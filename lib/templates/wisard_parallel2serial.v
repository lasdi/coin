==> flow/design.v <==
module wisard_parallel2serial
#(parameter ADDRESS_WIDTH=5)
(
input clk,
input rst_n,
input sop,
input sink_valid,
input addr,
output reg sop_buf,
output reg sink_valid_buf,
output reg [ADDRESS_WIDTH-1:0] addr_buf);
localparam [ADDRESS_WIDTH-1:0] ADDR_ZERO = {ADDRESS_WIDTH{1'b0}};
reg [4:0] cnt;
wire frame_valid, sink_valid_buf_prev;
reg sop_buf_prev;
always @ (posedge clk or negedge rst_n) begin
   if (~rst_n) begin
      addr_buf <= ADDR_ZERO;
   end
   else begin
       if (sink_valid)
          addr_buf <= {addr, ADDR_ZERO[ADDRESS_WIDTH-2:0]};
       else if (frame_valid)
          addr_buf <= {addr, addr_buf[ADDRESS_WIDTH-1:1]};
   end
end
always @ (posedge clk or negedge rst_n) begin
   if (~rst_n) begin
      cnt <= 0;
   end
   else begin
       if (sink_valid)
          cnt <= 1;
       else if (cnt>0 && cnt<ADDRESS_WIDTH-1)
          cnt <= cnt + 1;
       else
          cnt <= 0;
   end
end
assign frame_valid = cnt>0 && cnt<=ADDRESS_WIDTH-1 ? 1'b1 : 1'b0;
assign sink_valid_buf_prev = cnt==ADDRESS_WIDTH-1;
always @ (posedge clk or negedge rst_n) begin
   if (~rst_n) begin
      sink_valid_buf <= 1'b0;
      sop_buf_prev <= 1'b0;
      sop_buf <= 1'b0;
   end
   else begin
      sink_valid_buf <= sink_valid_buf_prev;
      sop_buf_prev <= sop ? 1'b1 : sop_buf_prev & sink_valid_buf_prev ? 1'b0 : sop_buf_prev;
      sop_buf <= sop_buf_prev & sink_valid_buf_prev;
   end
end
endmodule
# Tool chain data of wisard_parallel2serial
# The steps from the RTL of wisard_parallel2serial to its reports follow in flow order.
# Lines are those of the file above, counted from 1.
# Operators: Yosys type, input widths -> output width; for muxes data width and select width s.
# Library cell names are shortened.
# Not given: --
# design
top,wisard_parallel2serial
clock,clk
lib,sky130hd
corner,tt_025C_1v80

# Word level
# Source: Yosys, flattened and elaborated, memories not mapped. Widths are those after wreduce. Registers that Yosys merges into a memory's read port (data or address) are not register bits. Print and check cells do not count. Equal cells are merged and count once.
# op_classes
bitwise,1
add_sub_neg,1
equal,1
reduce_logical,4
cmp,3
mux,7
# ops
cell,n
$mux 5,4
$add 5x1->5 const B,1
$gt 5x1->1 const B,1
$le 5x3->1 const B,1
$lt 5x3->1 const B,1
$eq 5x3->1 const B,1
$reduce_bool 2->1,2
$mux 1,3
$logic_and 1x1->1,2
$and 1x1->1,1
# word_totals
ff_bits,13
input_bits,5

# Longest topological paths
# Depth = most cells in a row (Yosys ltp): at word level without a register or memory, in the mapped netlist without a sequential cell, where the memories' decode and read muxes count.
# logic_depth
depth_word,5
abc_area,0
depth_mapped,6
mapped_depth_nobuf,5

# Netlist
# Source: synth_stat.txt of the flow (Yosys; design flattened, memories mapped). It holds for the ABC_AREA given above (unset counts as 0); a run with the other value may have another netlist.
# by_type
cell,n,type_area_um2
dfrtp_1,13,325.312
mux2i_1,4,40.038
nand2b_1,5,31.28
and2_1,4,25.024
ha_1,2,25.024
inv_1,4,15.014
o21bai_1,2,15.014
or4_4,1,11.261
xnor2_1,1,8.758
and3_2,1,7.507
nor2_2,1,6.256
o22ai_1,1,6.256
a21oi_1,1,5.005
buf_2,1,5.005
conb_1,1,3.754
nor2_1,1,3.754
# synth_totals
cells,43
buf_cells,1
mapped_area_um2,534.3
flip_flops,13

# Timing after synthesis
# OpenSTA on the mapped netlist: ideal clock, no wires. The path of least setup slack (recovery checks aside). Input and output delay are each 20% of the period. Register names are those of the netlist, which keeps one name where synthesis merged equal registers.
# synth_timing
path_kind,reg2reg
startpoint,reg cnt[0]
endpoint,reg cnt[1]
period_ps,1790
driving_pins,6
setup_slack_ps,440
t_required_ps,1724
launch_ps,0
setup_ps,66
arrival_ps,1284
path_delay_ps,1350
synth_period_reached_ps,1350
# "path_delay_ps" = arrival - input delay + setup time.
# "driving_pins" counts driving pins, that of a launching flip-flop among them; a cell with two outputs on the path counts twice.
# "synth_period_reached_ps" is the clock period less the worst setup slack; recovery checks do not enter. This is arithmetic on one report: input and output delays are still those of the set period (20% each).
# Between the ends stands the longest chain of elaborated cells between them, by number of cells; it is not shown to be the way that was timed. Of several equally long chains one is given.
# Each line given opens the expression or statement behind the cell; cells for indexed reads and writes are added by Yosys, which also makes memories of some case tables.
# A register here has more assigning lines than the two given.
# synth_via
cell_sequence,dfrtp_1 -> inv_1 -> ha_1 -> or4_4 -> nor2_2 -> and2_1
elab_chain_cells,4
cone_cells,6
classes_between,add/sub: 1; compare: 2; mux: 2; reduce/logical: 1
# synth_rtl
item,line_no,text
"start, declared",13,reg [4:0] cnt;
"start, assigned",29,cnt <= 0;
"start, assigned",35,cnt <= cnt + 1;
$gt 5x1->1,34,else if (cnt>0 && cnt<ADDRESS_WIDTH-1)
$logic_and 1x1->1,34,
$mux 5,34,
$mux 5,32,if (sink_valid)
"end, assigned",33,cnt <= 1;
"end, assigned",35,
"end, declared",13,

# Path in the finished layout
# From the final timing report of run B: the path of least setup slack in the routed layout; clock arrival at registers is part of the times.
# The path's times are printed in steps of 10 ps; the period is the one set.
# layout_timing
path_kind,reg2reg
startpoint,reg cnt[1]
endpoint,reg cnt[1]
setup_slack_ps,-280
arrival_ps,1510
setup_ps,60
t_required_ps,1230
driving_pins,6
period_ps,1020
launch_ps,260
# Between the ends stands the longest chain of elaborated cells between them, by number of cells; it is not shown to be the way that was timed. Of several equally long chains one is given.
# A register here has more assigning lines than the two given.
# layout_via
cell_sequence,dfrtp_1 -> inv_2 -> ha_4 -> or4_4 -> nor2_4 -> and2_1
elab_chain_cells,4
cone_cells,6
classes_between,add/sub: 1; compare: 2; mux: 2; reduce/logical: 1
# layout_rtl
item,line_no,text
"start, declared",13,reg [4:0] cnt;
"start, assigned",29,cnt <= 0;
"start, assigned",35,cnt <= cnt + 1;
$gt 5x1->1,34,else if (cnt>0 && cnt<ADDRESS_WIDTH-1)
$logic_and 1x1->1,34,
$mux 5,34,
$mux 5,32,if (sink_valid)
"end, assigned",33,cnt <= 1;
"end, assigned",35,
"end, declared",13,

# Module wisard_parallel2serial, platform sky130hd: 2 stored runs of the flow (Yosys, OpenROAD) with differing settings, in no particular order. Input and output delays are each 20% of the period that was set; the output load is 0.01 pF.
# "period_less_ws_ps" means the clock period less the worst setup slack. The figure is calculated, with input and output delays left at 20% of the set period.
# A setting shown as . is not set for that run.
# Results: . = not shown.
name,run A,run B
period_ns,2.02,1.02
CORE_UTILIZATION,52,37
SETUP_SLACK_MARGIN,0.34,.
PLACE_DENSITY,0.61,.
CORE_MARGIN,8,2
CELL_PAD_IN_SITES_GLOBAL_PLACEMENT,3,.
CELL_PAD_IN_SITES_DETAIL_PLACEMENT,2,.
CTS_CLUSTER_DIAMETER,159,.
SLEW_MARGIN,35,15
MAX_ROUTING_LAYER,met5,met5
CAP_MARGIN,20,5
PLACE_DENSITY_LB_ADDON,.,0.15
ABC_AREA,.,0
GPL_ROUTABILITY_DRIVEN,.,0
CTS_CLUSTER_SIZE,.,68
synthesis_area_um2,.,534.3
design.die.area_um2,.,1764.0
final_stdcell_area_um2,.,754.5
final_setup_ws_ps,.,-282
setup_tns_ps,.,-1806
period_less_ws_ps,.,1302
# Run A: stopped before the end: placement reported GPL-0301
